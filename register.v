==> flow/design.v <==
module Register(inputRegister, comandRegister, clockRegister, valueRegister);
	input wire signed [27:0] inputRegister;
	input wire [2:0] comandRegister;
	input wire clockRegister;
	output reg signed [27:0] valueRegister;
	parameter
		HOLD = 3'b000,
		RESET = 3'b001,
		LOAD = 3'b010,
		ShiftLeft = 3'b011,
		ShiftRight = 3'b100;
	always  @ (negedge clockRegister) begin
		case(comandRegister)
			HOLD: valueRegister <= valueRegister;
			RESET: valueRegister <= 27'd0;
			LOAD: valueRegister <= inputRegister;
			ShiftLeft: valueRegister <= valueRegister << 1;
			ShiftRight: valueRegister <= valueRegister >> 1;
		endcase
	end
endmodule
# [Reports on Register]
# What the tools print for Register, step after step.
# Lines are those of the file above, counted from 1.
# Operators: Yosys type, input widths -> output width; for muxes data width and select width s.
# Cell names lack the library's common part.
# The mark -- stands for no value.
[inputs] design="Register" clk_port="clockRegister" library="sky130hd" pvt_corner="tt_025C_1v80"

# [Word level]
# Yosys after proc, flatten, opt, wreduce and memory -nomap, before mapping. Memory bits, and registers merged into a memory's read port (data or address), are not among the register bits. Print and check cells are not counted. Equal cells are merged and count once.
[bits] regBits=28 word_cells=7
[classes] equal=4 muxes=1 reduce_and_logical=1
[ops] cell="$pmux 28 s4" n=1
[ops] cell="$eq 3x2->1 const B" n=2
[ops] cell="$reduce_bool 4->1" n=1
[ops] cell="$eq 3x1->1 const B" n=1
[ops] cell="$eq 3x3->1 const B" n=1

# [Longest topological paths]
# Depth = most cells in a row (Yosys ltp): at word level without a register or memory, in the mapped netlist without a sequential cell, where the memories' decode and read muxes count.
[logic_depth] ltp_word=2 abc_area=0 mapped_depth=5 ltp_nobuf=2

# [Synthesis result]
# Source: synth_stat.txt of the flow (Yosys; design flattened, memories mapped). It holds for the ABC_AREA given above (unset counts as 0); a run with the other value may have another netlist.
[mapped] stdcells=100 yosys_area_um2=1483.9 seqArea_um2=840.8 flip_flops=28 n_buf=9
[types] cell="edfxtp_1" n=28
[types] cell="mux2i_1" n=27
[types] cell="o2bb2ai_1" n=25
[types] cell="buf_6" n=4
[types] cell="buf_2" n=4
[types] cell="nor3b_4" n=1
[types] cell="nand3b_1" n=2
[types] cell="nand4bb_1" n=1
[types] cell="xnor2_1" n=1
[types] cell="buf_4" n=1
[types] cell="nor2_1" n=2
[types] cell="nand2b_1" n=1
[types] cell="a21oi_1" n=1
[types] cell="o21ai_0" n=1
[types] cell="inv_1" n=1

# Measured data: module Register, platform sky130hd, 2 stored runs of the flow under differing settings, order arbitrary. Input and output delays are each 20% of the period that was set; the output load is 0.01 pF.
# "total_power_mw" is the tool's figure for a default switching activity; nothing was simulated.
run="job 1" settings period_ns=11.2 CORE_UTILIZATION=28 SETUP_SLACK_MARGIN=2.87 PLACE_DENSITY=0.61 HOLD_SLACK_MARGIN=0.03 CORE_ASPECT_RATIO=0.85 GPL_TIMING_DRIVEN=0 CTS_CLUSTER_SIZE=57 MAX_ROUTING_LAYER="met4" CAP_MARGIN=20 CORE_MARGIN=2 SLEW_MARGIN=20
run="job 1" results synthesis_area_um2=1483.9 design_die_area_um2=5899.7 post_route_util_pct=62.3 worstSetupSlack_ps=2369 timing.setup.tns_ps=0 hold_worst_slack_ps=580 total_power_mw=0.3579
run="job 2" settings period_ns=8.85 CORE_UTILIZATION=35 SETUP_SLACK_MARGIN=1.72 PLACE_DENSITY=0.62 CORE_ASPECT_RATIO=1.63 CELL_PAD_IN_SITES_DETAIL_PLACEMENT=0 ABC_AREA=0 GPL_TIMING_DRIVEN=1 GPL_ROUTABILITY_DRIVEN=0 CTS_CLUSTER_SIZE=20 CTS_CLUSTER_DIAMETER=88 CAP_MARGIN=40 SLEW_MARGIN=10 CORE_MARGIN=2
run="job 2" results synthesis_area_um2=1483.9 design_die_area_um2=4792.1 post_route_util_pct=57.7 worstSetupSlack_ps=1737 timing.setup.tns_ps=0 hold_worst_slack_ps=583 total_power_mw=0.3802
