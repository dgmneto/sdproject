==> flow/design.v <==
module Memory(addressMemory, clockMemory, comandMemory, dataMemory);
  input wire [3:0] addressMemory;
  input wire clockMemory;
  output reg [3:0] comandMemory;
  output reg signed [27:0] dataMemory;
  reg [3:0] comandsMemory [0:14];
  reg signed [27:0] datasMemory [0:14];
  reg [3:0] memSizeMemory;
  initial begin
    memSizeMemory = 5;
    comandsMemory[0] = 4'b0001; datasMemory[0] = 27'd350;
    comandsMemory[1] = 4'b0011; datasMemory[1] = -27'd915;
    comandsMemory[2] = 4'b0011; datasMemory[2] = 27'd2;
    comandsMemory[3] = 4'b0110; datasMemory[3] = 27'd0;
    comandsMemory[4] = 4'b1001; datasMemory[4] = 27'd0;
  end
  always @(posedge clockMemory) begin
    if (addressMemory < memSizeMemory) begin
      comandMemory <= comandsMemory[addressMemory];
      dataMemory <= datasMemory[addressMemory];
    end
    else begin
      comandMemory <= 4'b1010;
      dataMemory <= 27'd0;
    end
  end
endmodule
# From RTL to reports: Memory
# The steps from the RTL of Memory to its reports follow in flow order.
# Lines are those of the file above, counted from 1.
# Operators carry their Yosys type and port widths (W data, S select, Z words).
# The mark n/a stands for no value.
# inputs
design,Memory
clk_port,clockMemory
cell_library,sky130hd
pvt_corner,tt_025C_1v80

# Word-level counts
# Counts by Yosys on the flattened word-level netlist (proc, flatten, opt, wreduce; memories kept). Register bits leave out memories and registers merged into their read ports (data or address); mux counts leave out enables and synchronous resets folded into registers. Print and check cells are left out.
# Memory sizes are those after Yosys's memory passes, which may raise the word count (mostly to a power of two), join words into wider ones and drop unused or constant bits.
# bits
mem_count,2
rom_bits,450
clocked_rd_ports_x_width,30
output_inout_bits,32
reg_bits,28
elab_cells,6
# op_classes
n_reduce_logical,2
n_cmp,1
# memory_table
memory,size,width,read_ports,wr,line,source
datasMemory,15,26,1,0,7,reg signed [27:0] datasMemory [0:14];
comandsMemory,15,4,1,0,6,reg [3:0] comandsMemory [0:14];
# ops
operator,n
$lt A4 B3 Y1 const B,1
$logic_not A1 Y1,2

# Logic depth
# Depth = most cells in a row (Yosys ltp): at word level without a register or memory, in the mapped netlist without a sequential cell, where the memories' decode and read muxes count.
# depth
word_depth,2
ABC_AREA,0
ltp_mapped,3
depth_no_buf,2

# Netlist
# Yosys stat after the flow's synthesis: flattened, memories mapped to cells. It holds for the ABC_AREA given above (unset counts as 0); a run with the other value may have another netlist.
# Totals and module areas in this step are rounded.
# mapped
cell_count,43
ffs,8
synth_area_um2,419
# types
type,n,type_area_um2
sky130_fd_sc_hd__buf_4,24,180.173
sky130_fd_sc_hd__dfxtp_1,8,160.154
sky130_fd_sc_hd__and4bb_1,1,12.512
sky130_fd_sc_hd__nor3b_2,1,12.512
sky130_fd_sc_hd__buf_6,1,11.261
sky130_fd_sc_hd__nor2_1,3,11.261
sky130_fd_sc_hd__maj3_1,1,10.01
sky130_fd_sc_hd__or2_1,1,6.256
sky130_fd_sc_hd__or3_1,1,6.256
sky130_fd_sc_hd__nor3_1,1,5.005
sky130_fd_sc_hd__conb_1,1,3.754

# Path before layout
# Path of least setup slack by OpenSTA after synthesis, without wires, with an ideal clock, recovery checks aside; 20% of the period is set as input and as output delay. Where synthesis merged equal registers, the netlist keeps one of their names.
# synth_path
path_type,register to output
from,register (no name shown)
to,output port dataMemory[10]
n_path_buf,1
clock_period_ps,1470
stages,2
required_time_ps,1176
path_delay_ps,856
path_slack_ps,320
t_first_pin_ps,0
arrival_ps,856
synth_period_reached_ps,1150
# "path_delay_ps" is the arrival time less input delay plus setup time.
# At an output port there is no setup time.
# "stages": output pins that drive a net of the path, with the launching flip-flop's if there is one; two outputs of one cell count as two.
# "synth_period_reached_ps" = period - worst setup slack (recovery checks aside). The figure is calculated, with input and output delays left at 20% of the set period.
# synth_via
cell_sequence,sky130_fd_sc_hd__dfxtp_1 -> sky130_fd_sc_hd__buf_4
# synth_rtl
element,line,source
to (decl),5,output reg signed [27:0] dataMemory;
# No chain of elaborated cells between the ends is given.

# Path in the finished layout
# Path of least setup slack in the final report of run 1 (OpenROAD, finished layout, wires in). Where an end is a register, its clock arrival counts in the times.
# The path's times are printed in steps of 10 ps; the period is the one set.
# layout_path
path_type,register to output
from,register (no name shown)
to,output port dataMemory[23]
required_time_ps,1050
path_slack_ps,80
arrival_ps,970
clock_period_ps,1310
n_path_buf,3
stages,4
t_first_pin_ps,250
# layout_via
cell_sequence,sky130_fd_sc_hd__dfxtp_4 -> sky130_fd_sc_hd__buf_12 -> sky130_fd_sc_hd__buf_6 -> sky130_fd_sc_hd__buf_6
# layout_rtl
element,line,source
to (decl),5,output reg signed [27:0] dataMemory;
# No chain of elaborated cells between the ends is given.

# Module Memory, platform sky130hd: 2 stored runs of the flow (Yosys, OpenROAD) with differing settings, in no particular order. Input and output delays are each 20% of the period that was set; the output load is 0.01 pF.
# By "timing.achieved_period_ps" is meant the clock period of the run minus its worst setup slack. This is arithmetic on one report: input and output delays are still those of the set period (20% each).
# "worstPathTime_ps" = time allowed to the worst setup path (clock period - input delay - output delay, where it has them) - its slack; a late launch clock adds to it, a late capture clock takes from it.
# By "power.total_uw" is meant OpenSTA's value without simulated activity: inputs other than the clock are taken to toggle once in ten clock periods, and the tool carries that through the logic.
# "worstPathTime_ps" is known to 10 ps.
# Values from the reports are rounded here.
# A setting shown as . is not set for that run.
# A result given as . is not shown for that run.
stored run,period_ns,CORE_UTILIZATION,SETUP_SLACK_MARGIN,PLACE_DENSITY_LB_ADDON,CELL_PAD_IN_SITES_GLOBAL_PLACEMENT,TNS_END_PERCENT,GPL_TIMING_DRIVEN,CTS_CLUSTER_SIZE,CTS_CLUSTER_DIAMETER,CAP_MARGIN,MAX_ROUTING_LAYER,CORE_MARGIN,SLEW_MARGIN,CORE_ASPECT_RATIO,ABC_AREA,GPL_ROUTABILITY_DRIVEN,final_setup_ws_ps,power.total_uw,tns_setup_ps,timing.achieved_period_ps,worst_hold_slack_ps,synth_chip_area_um2,die_footprint_um2,worstPathTime_ps,path_kind,fin_util_pct,stdcell_area_um2
run 1,1.31,26,0.39,0.14,2,70,0,61,21,40,met4,2,20,.,.,.,77,613,0,1233,250,419,1950,970,register to output,64.0,965
run 2,0.726,44,.,0.07,.,95,0,.,.,20,.,7,20,0.7,1,1,.,.,.,.,.,.,.,.,.,.,.
# Run 2: not finished: floorplanning ended with error PDN-0185
